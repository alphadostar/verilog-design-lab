==> flow/design.v <==
module dac (
    input wire clk, rst, sel,
    input wire [5:0] btn,
    output reg AB, CS, WR, LDAC,
    output reg [7:0] D, LED,
    output wire [7:0] seg_sel, seg_value,
    output wire E, RS, RW,
    output wire [7:0] DATA
);
    localparam DELAY = 2'b00;
    localparam SET_WRN = 2'b01;
    localparam UP_DATA = 2'b10;
    reg [7:0] bin, cnt;
    reg [1:0] state;
    wire [7:0] btn_t;
    one_shot_trigger #(.WIDTH(6)) ost1 (clk, rst, btn, btn_t);
    segment_display sd1 (clk, rst, bin, seg_sel, seg_value);
    lcd_display ld1 (clk, rst, bin, E, RS, RW, DATA);
    always @(posedge clk or negedge rst) begin
        if (!rst) begin
            cnt <= 0;
            state <= DELAY;
        end
        else begin
            cnt <= cnt + 1;
            case (state)
                DELAY: begin
                    if (cnt >= 200) begin
                        cnt <= 0;
                        state <= SET_WRN;
                    end
                end
                SET_WRN: begin
                    if (cnt >= 50) begin
                        cnt <= 0;
                        state <= UP_DATA;
                    end
                end
                UP_DATA: begin
                    if (cnt >= 30) begin
                        cnt <= 0;
                        state <= DELAY;
                    end
                end
            endcase
        end
    end
    always @(posedge clk) begin
        AB <= sel;
        CS <= 0;
        LDAC <= 0;
    end
    always @(posedge clk or negedge rst) begin
        if (!rst) begin
            bin <= 8'b0000_0000;
            LED <= 8'b0000_0000;
        end
        else begin
            casez (btn_t)
                6'b1?????: bin <= bin - 8'b0000_0001;
                6'b01????: bin <= bin + 8'b0000_0001;
                6'b001???: bin <= bin - 8'b0000_0010;
                6'b0001??: bin <= bin + 8'b0000_0010;
                6'b00001?: bin <= bin - 8'b0000_1000;
                6'b000001: bin <= bin + 8'b0000_1000;
            endcase
            LED <= bin;
        end
    end
    always @(posedge clk or negedge rst) begin
        if (!rst) WR <= 1;
        else begin
            case (state)
                DELAY: WR <= 1;
                SET_WRN: WR <= 0;
                UP_DATA: D <= bin;
            endcase
        end
    end
endmodule
module one_shot_trigger #(parameter WIDTH = 1)(
    input wire clk, rst,
    input wire [WIDTH-1:0] i,
    output reg [WIDTH-1:0] o
);
    reg [WIDTH-1:0] r;
    always @(posedge clk or negedge rst) begin
        if (!rst) begin
            r <= {WIDTH{1'b0}};
            o <= {WIDTH{1'b0}};
        end
        else begin
            r <= i;
            o <= i & ~r;
        end
    end
endmodule
module segment_display (
    input wire clk, rst,
    input wire [7:0] bin,
    output reg [7:0] sel, value
);
    localparam S0 = 8'b11111100;
    localparam S1 = 8'b01100000;
    localparam S2 = 8'b11011010;
    localparam S3 = 8'b11110010;
    localparam S4 = 8'b01100110;
    localparam S5 = 8'b10110110;
    localparam S6 = 8'b10111110;
    localparam S7 = 8'b11100100;
    localparam S8 = 8'b11111110;
    localparam S9 = 8'b11110110;
    wire [11:0] bcd;
    reg [3:0] state;
    bin_to_bcd btb1 (clk, rst, bin, bcd);
    always @(posedge clk or negedge rst) begin
        if (!rst) sel <= 8'b11111110;
        else sel <= {sel[6:0], sel[7]};
    end
    always @(*) begin
        case (sel)
            8'b11111110: state = bcd[3:0];
            8'b11111101: state = bcd[7:4];
            8'b11111011: state = bcd[11:8];
            default: state = 4'd0;
        endcase
    end
    always @(*) begin
        case (state)
            4'd0: value = S0;
            4'd1: value = S1;
            4'd2: value = S2;
            4'd3: value = S3;
            4'd4: value = S4;
            4'd5: value = S5;
            4'd6: value = S6;
            4'd7: value = S7;
            4'd8: value = S8;
            4'd9: value = S9;
            default: value = 8'd0;
        endcase
    end
endmodule
module lcd_display (
    input wire clk, rst,
    input wire [7:0] bin,
    output wire E,
    output reg RS, RW,
    output reg [7:0] DATA
);
    localparam DELAY = 3'b000;
    localparam FUNCTION_SET = 3'b001;
    localparam DISP_ONOFF = 3'b010;
    localparam ENTRY_MODE = 3'b011;
    localparam WRITE = 3'b100;
    localparam DELAY_T = 3'b101;
    localparam CURSOR_AT_HOME = 3'b110;
    localparam CLEAR_DISP = 3'b111;
    wire [11:0] bcd;
    integer cnt;
    reg [2:0] state;
    reg [11:0] bcd_prev;
    bin_to_bcd b1 (clk, rst, bin, bcd);
    assign E = clk;
    always @(posedge clk or negedge rst) begin
        if (!rst) begin
            cnt <= 0;
            state <= DELAY;
        end
        else begin
            cnt <= cnt + 1;
            bcd_prev <= bcd;
            case (state)
                DELAY: begin
                    if (cnt >= 70) begin
                        cnt <= 0;
                        state <= FUNCTION_SET;
                    end
                end
                FUNCTION_SET: begin
                    if (cnt >= 30) begin
                        cnt <= 0;
                        state <= DISP_ONOFF;
                    end
                end
                DISP_ONOFF: begin
                    if (cnt >= 30) begin
                        cnt <= 0;
                        state <= ENTRY_MODE;
                    end
                end
                ENTRY_MODE: begin
                    if (cnt >= 30) begin
                        cnt <= 0;
                        state <= WRITE;
                    end
                end
                WRITE: begin
                    if (cnt >= 5) begin
                        cnt <= 0;
                        state <= DELAY_T;
                    end
                end
                DELAY_T: begin
                    cnt <= 0;
                    if (bcd != bcd_prev) begin
                        state <= CURSOR_AT_HOME;
                    end
                end
                CURSOR_AT_HOME: begin
                    if (cnt >= 5) begin
                        cnt <= 0;
                        state <= CLEAR_DISP;
                    end
                end
                CLEAR_DISP: begin
                    if (cnt >= 5) begin
                        cnt <= 0;
                        state <= WRITE;
                    end
                end
            endcase
        end
    end
    always @(posedge clk or negedge rst) begin
        if (!rst) {RS, RW, DATA} <= 10'b00_0011_0000;
        else begin
            case (state)
                DELAY: {RS, RW, DATA} <= 10'b11_0000_0000;
                FUNCTION_SET: {RS, RW, DATA} <= 10'b00_0011_0000;
                DISP_ONOFF: {RS, RW, DATA} <= 10'b00_0000_1100;
                ENTRY_MODE: {RS, RW, DATA} <= 10'b00_0000_0110;
                WRITE: begin
                    case (cnt)
                        0: {RS, RW, DATA} <= 10'b00_1000_0000;
                        1: {RS, RW, DATA} <= 10'b10_0011_0000 + bcd[11:8];
                        2: {RS, RW, DATA} <= 10'b10_0011_0000 + bcd[7:4];
                        3: {RS, RW, DATA} <= 10'b10_0011_0000 + bcd[3:0];
                        default: {RS, RW, DATA} <= 10'b11_0000_0000;
                    endcase
                end
                DELAY_T: {RS, RW, DATA} <= 10'b11_0000_0000;
                CURSOR_AT_HOME: {RS, RW, DATA} <= 10'b00_0000_0010;
                CLEAR_DISP: {RS, RW, DATA} <= 10'b00_0000_0001;
            endcase
        end
    end
endmodule
module bin_to_bcd (
    input wire clk, rst,
    input wire [7:0] bin,
    output reg [11:0] bcd
);
    reg [11:0] state;
    reg [2:0] i;
    always @(posedge clk or negedge rst) begin
        if (!rst) begin
            state <= 12'b0000_0000_0000;
            i <= 0;
        end
        else begin
            if (i == 0) begin
                state[11:1] <= 11'b0000_0000_000;
                state[0] <= bin[7];
            end
            else begin
                state[11:9] <= (state[11:8] >= 3'd5) ? state[11:8] + 2'd3 : state[11:8];
                state[8:5] <= (state[7:4] >= 3'd5) ? state[7:4] + 2'd3 : state[7:4];
                state[4:1] <= (state[3:0] >= 3'd5) ? state[3:0] + 2'd3 : state[3:0];
                state[0] <= bin[7 - i];
            end
            i <= i + 1;
        end
    end
    always @(posedge clk or negedge rst) begin
        if (!rst) bcd <= 12'b0000_0000_0000;
        else if (i == 0) bcd <= state;
    end
endmodule
## Tool chain data of dac

What the tools print for dac, step after step.
Lines are those of the file above, counted from 1.
Operators: Yosys type, input widths -> output width; for muxes data width and select width s.
Library cell names are shortened.
The mark -- stands for no value.

| inputs | value |
|---|---|
| top module | dac |
| clock port | clk |
| cell library | sky130hd |
| library corner | tt_025C_1v80 |

## Word-level counts

Yosys after proc, flatten, opt, wreduce and memory -nomap, before mapping. Memory bits, and registers merged into a memory's read port (data or address), are not among the register bits. Print and check cells are not counted. Equal cells are merged and count once.
Memory sizes are those after Yosys's memory passes, which may raise the word count (mostly to a power of two), join words into wider ones and drop unused or constant bits.

| cells by class | value |
|---|---|
| add/sub/neg operators | 21 |
| multipliers | 0 |
| divide/modulo/power cells | 0 |
| $lt $le $gt $ge | 12 |
| equal/unequal tests | 32 |
| shifts and indexed selects | 2 |
| muxes and demuxes | 40 |
| bitwise gates (word level) | 2 |
| reduce/logical cells | 15 |

Operators with widths:

| operator | count |
|---|---|
| $pmux 32 s4 | 1 |
| $mux 32 | 3 |
| $pmux 10 s7 | 1 |
| $eq 32x2->1 const B | 2 |
| $pmux 8 s6 | 1 |
| $pmux 10 s4 | 1 |
| $mux 3 | 12 |
| $eq 32x1->1 const B | 1 |
| $add 32x2->32 const B | 1 |
| $ge 32x4->1 const B | 1 |
| $ge 32x6->1 const B | 1 |
| $ge 32x8->1 const B | 1 |
| $logic_not 32->1 | 1 |
| $mux 4 | 8 |
| $add 10x4->10 const A | 3 |
| $ge 4x3->1 const B | 6 |
| $eq 8x8->1 const B | 3 |
| $pmux 8 s3 | 1 |
| $pmux 3 s8 | 1 |
| $mux 8 | 3 |
| $ne 2x1->1 const B | 8 |
| $add 4x2->4 const B | 4 |
| $add 8x1->8 const B | 2 |
| $shiftx 8x4->1 | 2 |
| $ne 12x12->1 | 1 |
| $eq 3x3->1 const B | 4 |
| $pmux 4 s3 | 1 |
| $logic_not 3->1 | 3 |

Not listed: further kinds 35, cells in them 47.

| word-level totals | value |
|---|---|
| register bits after elaboration | 167 |
| latch bits | 0 |
| memory bits (writable) | 0 |
| memory bits (read-only) | 112 |
| word width x clocked read ports | 0 |
| memories kept | 1 |
| bits of input ports | 9 |
| output and inout port bits | 47 |
| elaborated cells | 147 |

Memory list:

| memory | depth | bits a word | rd ports | wr ports | RTL line | source |
|---|---|---|---|---|---|---|
| (name not given) | 16 | 7 | 1 | 0 | 129 | `case (state)` |

## Depth

Depth = most cells in a row (Yosys ltp): at word level without a register or memory, in the mapped netlist without a sequential cell, where the memories' decode and read muxes count.

| logic depth | value |
|---|---|
| word-level depth | 3 |
| ABC_AREA | 0 |
| mapped depth | 11 |
| mapped depth without buffers | 10 |

## Synthesis result

Source: synth_stat.txt of the flow (Yosys; design flattened, memories mapped). It holds for the ABC_AREA given above (unset counts as 0); a run with the other value may have another netlist.
Totals and module areas in this step are rounded.

Cell types:

| type | count | area in all (um^2) |
|---|---|---|
| dfrtp_1 | 139 | 3.48E+03 |
| edfxtp_1 | 20 | 600.576 |
| ha_1 | 42 | 525.504 |
| xor2_1 | 39 | 341.578 |
| nor2_1 | 90 | 337.824 |
| dfstp_2 | 11 | 289.027 |
| xnor2_1 | 33 | 289.027 |
| nand2_1 | 74 | 277.766 |
| a21oi_1 | 42 | 210.202 |
| mux2_2 | 15 | 168.912 |
| inv_1 | 42 | 157.651 |
| o21ai_0 | 31 | 155.149 |
| nand3_1 | 21 | 105.101 |
| nor4_1 | 14 | 87.584 |
| nor3_1 | 17 | 85.082 |
| nand2b_1 | 13 | 81.328 |
| mux2i_1 | 7 | 70.067 |
| nor2b_1 | 11 | 68.816 |

Other cell types: 41; their cells: 119.

| mapped netlist | value |
|---|---|
| mapped cells | 780 |
| cell area after synthesis | 8245 um^2 |
| area of sequential cells | 4388 um^2 |
| flip-flops | 171 |
| buffers | 22 |

The figures by module come from a second, unflattened synthesis with its own total; it is not the netlist above.

| unflattened totals | value |
|---|---|
| cell total of the unflattened synthesis | 815 |
| area total of the unflattened synthesis | 8869 um^2 |

Rows give one instance, submodules left out.

By module:

| module | instances | cells | area (um^2) | sequential area (um^2) |
|---|---|---|---|---|
| lcd_display | 1 | 292 | 3287 | 1564 |
| bin_to_bcd | 2 | 125 | 1254 | 675.6 |
| dac | 1 | 195 | 2096 | 963.4 |
| segment_display | 1 | 60 | 595.6 | 209.0 |
| one_shot_trigger (WIDTH=6) | 1 | 18 | 382.9 | 300.3 |

# Flow runs of dac

Stored flow runs of dac (2 of them; Yosys, OpenROAD, sky130hd). They differ in their settings and are not a sequence. Constraints: input delay and output delay 20% of the set period each, output load 0.01 pF.
"clock period reached": clock period set for the run, less the worst setup slack. It is reckoned from that one timing run; input and output delays stay at 20% of the period that was set.
"worst path time": the worst setup path's part of the clock period (all of it between registers, 20% less for each end at a port) less its slack. A launch clock that arrives late makes it longer, a capture clock that arrives late makes it shorter.
"power" rests on the timing tool's default activity at the inputs, not on a simulated workload.
Measured values are rounded.

#### Record 1

| setting | value |
|---|---|
| period_ns | `3.71` |
| CORE_UTILIZATION | `72` |
| PLACE_DENSITY | `0.85` |
| CELL_PAD_IN_SITES_GLOBAL_PLACEMENT | `2` |
| CELL_PAD_IN_SITES_DETAIL_PLACEMENT | `2` |
| CTS_CLUSTER_DIAMETER | `255` |
| CAP_MARGIN | `0` |
| SLEW_MARGIN | `5` |
| MAX_ROUTING_LAYER | `met5` |
| CORE_MARGIN | `2` |

No final report: placement broke off with GPL-0301.

#### Record 2

| setting | value |
|---|---|
| period_ns | `2.76` |
| CORE_UTILIZATION | `24` |
| CAP_MARGIN | `20` |
| CORE_MARGIN | `2` |
| SLEW_MARGIN | `20` |

| result | value |
|---|---|
| worst path time | 2.42 ns |
| kind of the worst setup path | reg-to-output |
| lowest setup slack | -0.212 ns |
| setup total negative slack | -1.250 ns |
| power | 7.247 mW |
| standard-cell area after routing | 10240 um^2 |
| die outline area | 35860 um^2 |
| synthesis area | 8245 um^2 |
| utilization after layout | 30.4 % |
| clock period reached | 2.972 ns |
