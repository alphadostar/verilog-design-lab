==> flow/design.v <==
module display_name (
    input wire clk, rst,
    output wire E,
    output reg RS, RW,
    output reg [7:0] DATA, LED
);
    localparam DELAY = 3'b000;
    localparam FUNCTION_SET = 3'b001;
    localparam DISP_ONOFF = 3'b010;
    localparam ENTRY_MODE = 3'b011;
    localparam LINE1 = 3'b100;
    localparam LINE2 = 3'b101;
    localparam DELAY_T = 3'b110;
    localparam CLEAR_DISP = 3'b111;
    integer cnt;
    reg [2:0] state;
    assign E = clk;
    always @(posedge clk or negedge rst) begin
        if (!rst) begin
            cnt <= 0;
            state <= DELAY;
        end
        else begin
            cnt <= cnt + 1;
            case (state)
                DELAY: begin
                    LED <= 8'b1000_0000;
                    if (cnt >= 70) begin
                        cnt <= 0;
                        state <= FUNCTION_SET;
                    end
                end
                FUNCTION_SET: begin
                    LED <= 8'b0100_0000;
                    if (cnt >= 30) begin
                        cnt <= 0;
                        state <= DISP_ONOFF;
                    end
                end
                DISP_ONOFF: begin
                    LED <= 8'b0010_0000;
                    if (cnt >= 30) begin
                        cnt <= 0;
                        state <= ENTRY_MODE;
                    end
                end
                ENTRY_MODE: begin
                    LED <= 8'b0001_0000;
                    if (cnt >= 30) begin
                        cnt <= 0;
                        state <= LINE1;
                    end
                end
                LINE1: begin
                    LED <= 8'b0000_1000;
                    if (cnt >= 20) begin
                        cnt <= 0;
                        state <= LINE2;
                    end
                end
                LINE2: begin
                    LED <= 8'b0000_0100;
                    if (cnt >= 20) begin
                        cnt <= 0;
                        state <= DELAY_T;
                    end
                end
                DELAY_T: begin
                    LED <= 8'b0000_0010;
                    if (cnt >= 5) begin
                        cnt <= 0;
                        state <= CLEAR_DISP;
                    end
                end
                CLEAR_DISP: begin
                    LED <= 8'b0000_0001;
                    if (cnt >= 5) begin
                        cnt <= 0;
                        state <= LINE1;
                    end
                end
                default: state <= DELAY;
            endcase
        end
    end
    always @(posedge clk or negedge rst) begin
        if (!rst) {RS, RW, DATA} <= 10'b11_0000_0000;
        else begin
            case (state)
                FUNCTION_SET: {RS, RW, DATA} <= 10'b00_0011_1000;
                DISP_ONOFF: {RS, RW, DATA} <= 10'b00_0000_1100;
                ENTRY_MODE: {RS, RW, DATA} <= 10'b00_0000_0110;
                LINE1: begin
                    case (cnt)
                        00: {RS, RW, DATA} <= 10'b00_1000_0000;
                        01: {RS, RW, DATA} <= 10'b10_0010_0000;  
                        02: {RS, RW, DATA} <= 10'b10_0100_1000;  
                        03: {RS, RW, DATA} <= 10'b10_0110_0101;  
                        04: {RS, RW, DATA} <= 10'b10_0110_1100;  
                        05: {RS, RW, DATA} <= 10'b10_0110_1100;  
                        06: {RS, RW, DATA} <= 10'b10_0110_1111;  
                        07: {RS, RW, DATA} <= 10'b10_0010_0000;  
                        08: {RS, RW, DATA} <= 10'b10_0111_0111;  
                        09: {RS, RW, DATA} <= 10'b10_0110_1111;  
                        10: {RS, RW, DATA} <= 10'b10_0111_0010;  
                        11: {RS, RW, DATA} <= 10'b10_0110_1100;  
                        12: {RS, RW, DATA} <= 10'b10_0110_0100;  
                        13: {RS, RW, DATA} <= 10'b10_0010_0001;  
                        default: {RS, RW, DATA} <= 10'b10_0010_0000;
                    endcase
                end
                LINE2: begin
                    case (cnt)
                        00: {RS, RW, DATA} <= 10'b00_1100_0000;
                        01: {RS, RW, DATA} <= 10'b10_0011_0010;  
                        02: {RS, RW, DATA} <= 10'b10_0011_0000;  
                        03: {RS, RW, DATA} <= 10'b10_0011_0010;  
                        04: {RS, RW, DATA} <= 10'b10_0011_0100;  
                        05: {RS, RW, DATA} <= 10'b10_0011_0100;  
                        06: {RS, RW, DATA} <= 10'b10_0011_0100;  
                        07: {RS, RW, DATA} <= 10'b10_0011_0000;  
                        08: {RS, RW, DATA} <= 10'b10_0011_0000;  
                        09: {RS, RW, DATA} <= 10'b10_0011_0101;  
                        10: {RS, RW, DATA} <= 10'b10_0011_0010;  
                        11: {RS, RW, DATA} <= 10'b10_0010_0000;  
                        12: {RS, RW, DATA} <= 10'b10_0100_0100;  
                        13: {RS, RW, DATA} <= 10'b10_0101_0011;  
                        14: {RS, RW, DATA} <= 10'b10_0101_1001;  
                        default: {RS, RW, DATA} <= 10'b10_0010_0000;
                    endcase
                end
                DELAY_T: {RS, RW, DATA} <= 10'b00_0000_0010;
                CLEAR_DISP: {RS, RW, DATA} <= 10'b00_0000_0001;
                default: {RS, RW, DATA} <= 10'b11_0000_0000;
            endcase
        end
    end
endmodule
# From RTL to reports: display_name
# The steps from the RTL of display_name to its reports follow in flow order.
# Lines are those of the file above, counted from 1.
# Operators: Yosys type, input widths -> output width; for muxes data width and select width s.
# A cell with n/a has no value.
# design
top	display_name
clock	clk
library	sky130hd
corner	tt_025C_1v80

# After elaboration
# Source: Yosys, flattened and elaborated, memories not mapped. Widths are those after wreduce. Registers that Yosys merges into a memory's read port (data or address) are not register bits. Print and check cells do not count.
# Yosys's memory passes give these memory sizes; they may raise the number of words (mostly to a power of two), join words into wider ones and drop unused or constant bits.
# op_classes
reduce_and_logical	7
n_eq	15
muxes	18
compare	4
n_addsub	1
# ops
operator	count
$pmux 32 s4	1
$mux 32	4
$pmux 10 s7	1
$ge 32x6->1 const B	2
$pmux 8 s8	1
$add 32x2->32 const B	1
$ge 32x4->1 const B	1
$ge 32x8->1 const B	1
$logic_not 28->1	1
$pmux 3 s8	1
$mux 3	8
$mux 10	2
$ne 2x2->1 const B	8
$eq 3x3->1 const B	4
$reduce_and 9->1	1
$reduce_bool 8->1	1
$eq 3x2->1 const B	2
$reduce_or 2->1	2
$eq 3x1->1 const B	1
$logic_not 3->1	1
$reduce_or 3->1	1
# bits
rom_bits	288
in_bits	2
n_memories	2
word_cells	53
out_inout_bits	19
regBits	53
# memory_table
memory	size	width	rd	write_ports	line_no	source
(name not given)	16	9	1	0	94	case (cnt)
(name not given)	16	9	1	0	113	case (cnt)

# Logic depth
# Depth = most cells in a row (Yosys ltp): at word level without a register or memory, in the mapped netlist without a sequential cell, where the memories' decode and read muxes count.
# depth
word_depth	3
abc_area	0
ltp_mapped	10
ltp_nobuf	8

# Synthesis result
# Source: synth_stat.txt of the flow (Yosys; design flattened, memories mapped). It holds for the ABC_AREA given above (unset counts as 0); a run with the other value may have another netlist.
# The area totals of this step are shown rounded.
# mapped
sequential_area_um2	1495
yosys_area_um2	3115
n_buf	24
ffs	58
mapped_cells	312
# types
cell_type	count	area_total_um2
sky130_fd_sc_hd__dfrtp_1	47	1.18E+03
sky130_fd_sc_hd__edfxtp_1	8	240.23
sky130_fd_sc_hd__xor2_1	21	183.926
sky130_fd_sc_hd__nor2_1	34	127.622
sky130_fd_sc_hd__nand2_1	24	90.086
sky130_fd_sc_hd__ha_1	7	87.584
sky130_fd_sc_hd__dfstp_2	3	78.826
sky130_fd_sc_hd__a21oi_1	15	75.072
sky130_fd_sc_hd__o21ai_0	15	75.072
sky130_fd_sc_hd__nand3_1	14	70.067
sky130_fd_sc_hd__xnor2_1	8	70.067
sky130_fd_sc_hd__nor4_1	10	62.56
sky130_fd_sc_hd__nor2_2	9	56.304
sky130_fd_sc_hd__nand4_1	8	50.048
sky130_fd_sc_hd__clkbuf_1	13	48.797
sky130_fd_sc_hd__mux2_2	4	45.043
sky130_fd_sc_hd__nor4_4	2	42.541
sky130_fd_sc_hd__and3_1	6	37.536
# Not listed: further types 35, cells in them 64.

# Measured data: module display_name, platform sky130hd, 2 stored runs of the flow under differing settings, order arbitrary. Input and output delays are each 20% of the period that was set; the output load is 0.01 pF.
# "total_power_uw": no workload was simulated; the value follows from the tool's default switching activity.
# The measured numbers are rounded.
# A setting shown as - is not set for that run.
stored run	period_ns	CAP_MARGIN	CORE_MARGIN	CORE_UTILIZATION	SLEW_MARGIN	SETUP_SLACK_MARGIN	PLACE_DENSITY_LB_ADDON	HOLD_SLACK_MARGIN	CORE_ASPECT_RATIO	CELL_PAD_IN_SITES_DETAIL_PLACEMENT	TNS_END_PERCENT	GPL_ROUTABILITY_DRIVEN	CTS_CLUSTER_DIAMETER	MAX_ROUTING_LAYER	total_power_uw	dieArea_um2	final_setup_tns_ps	worstSetupSlack_ps	cell_area_final_um2	yosys.chip_area_um2
flow run A	2.79	20	2	40	20	-	-	-	-	-	-	-	-	-	1797	8511	0	152	3592	3115
flow run B	2.02	20	2	37	20	0.38	0.11	0.01	1.37	1	65	1	372	met4	3058	9179	0	59	4466	3115
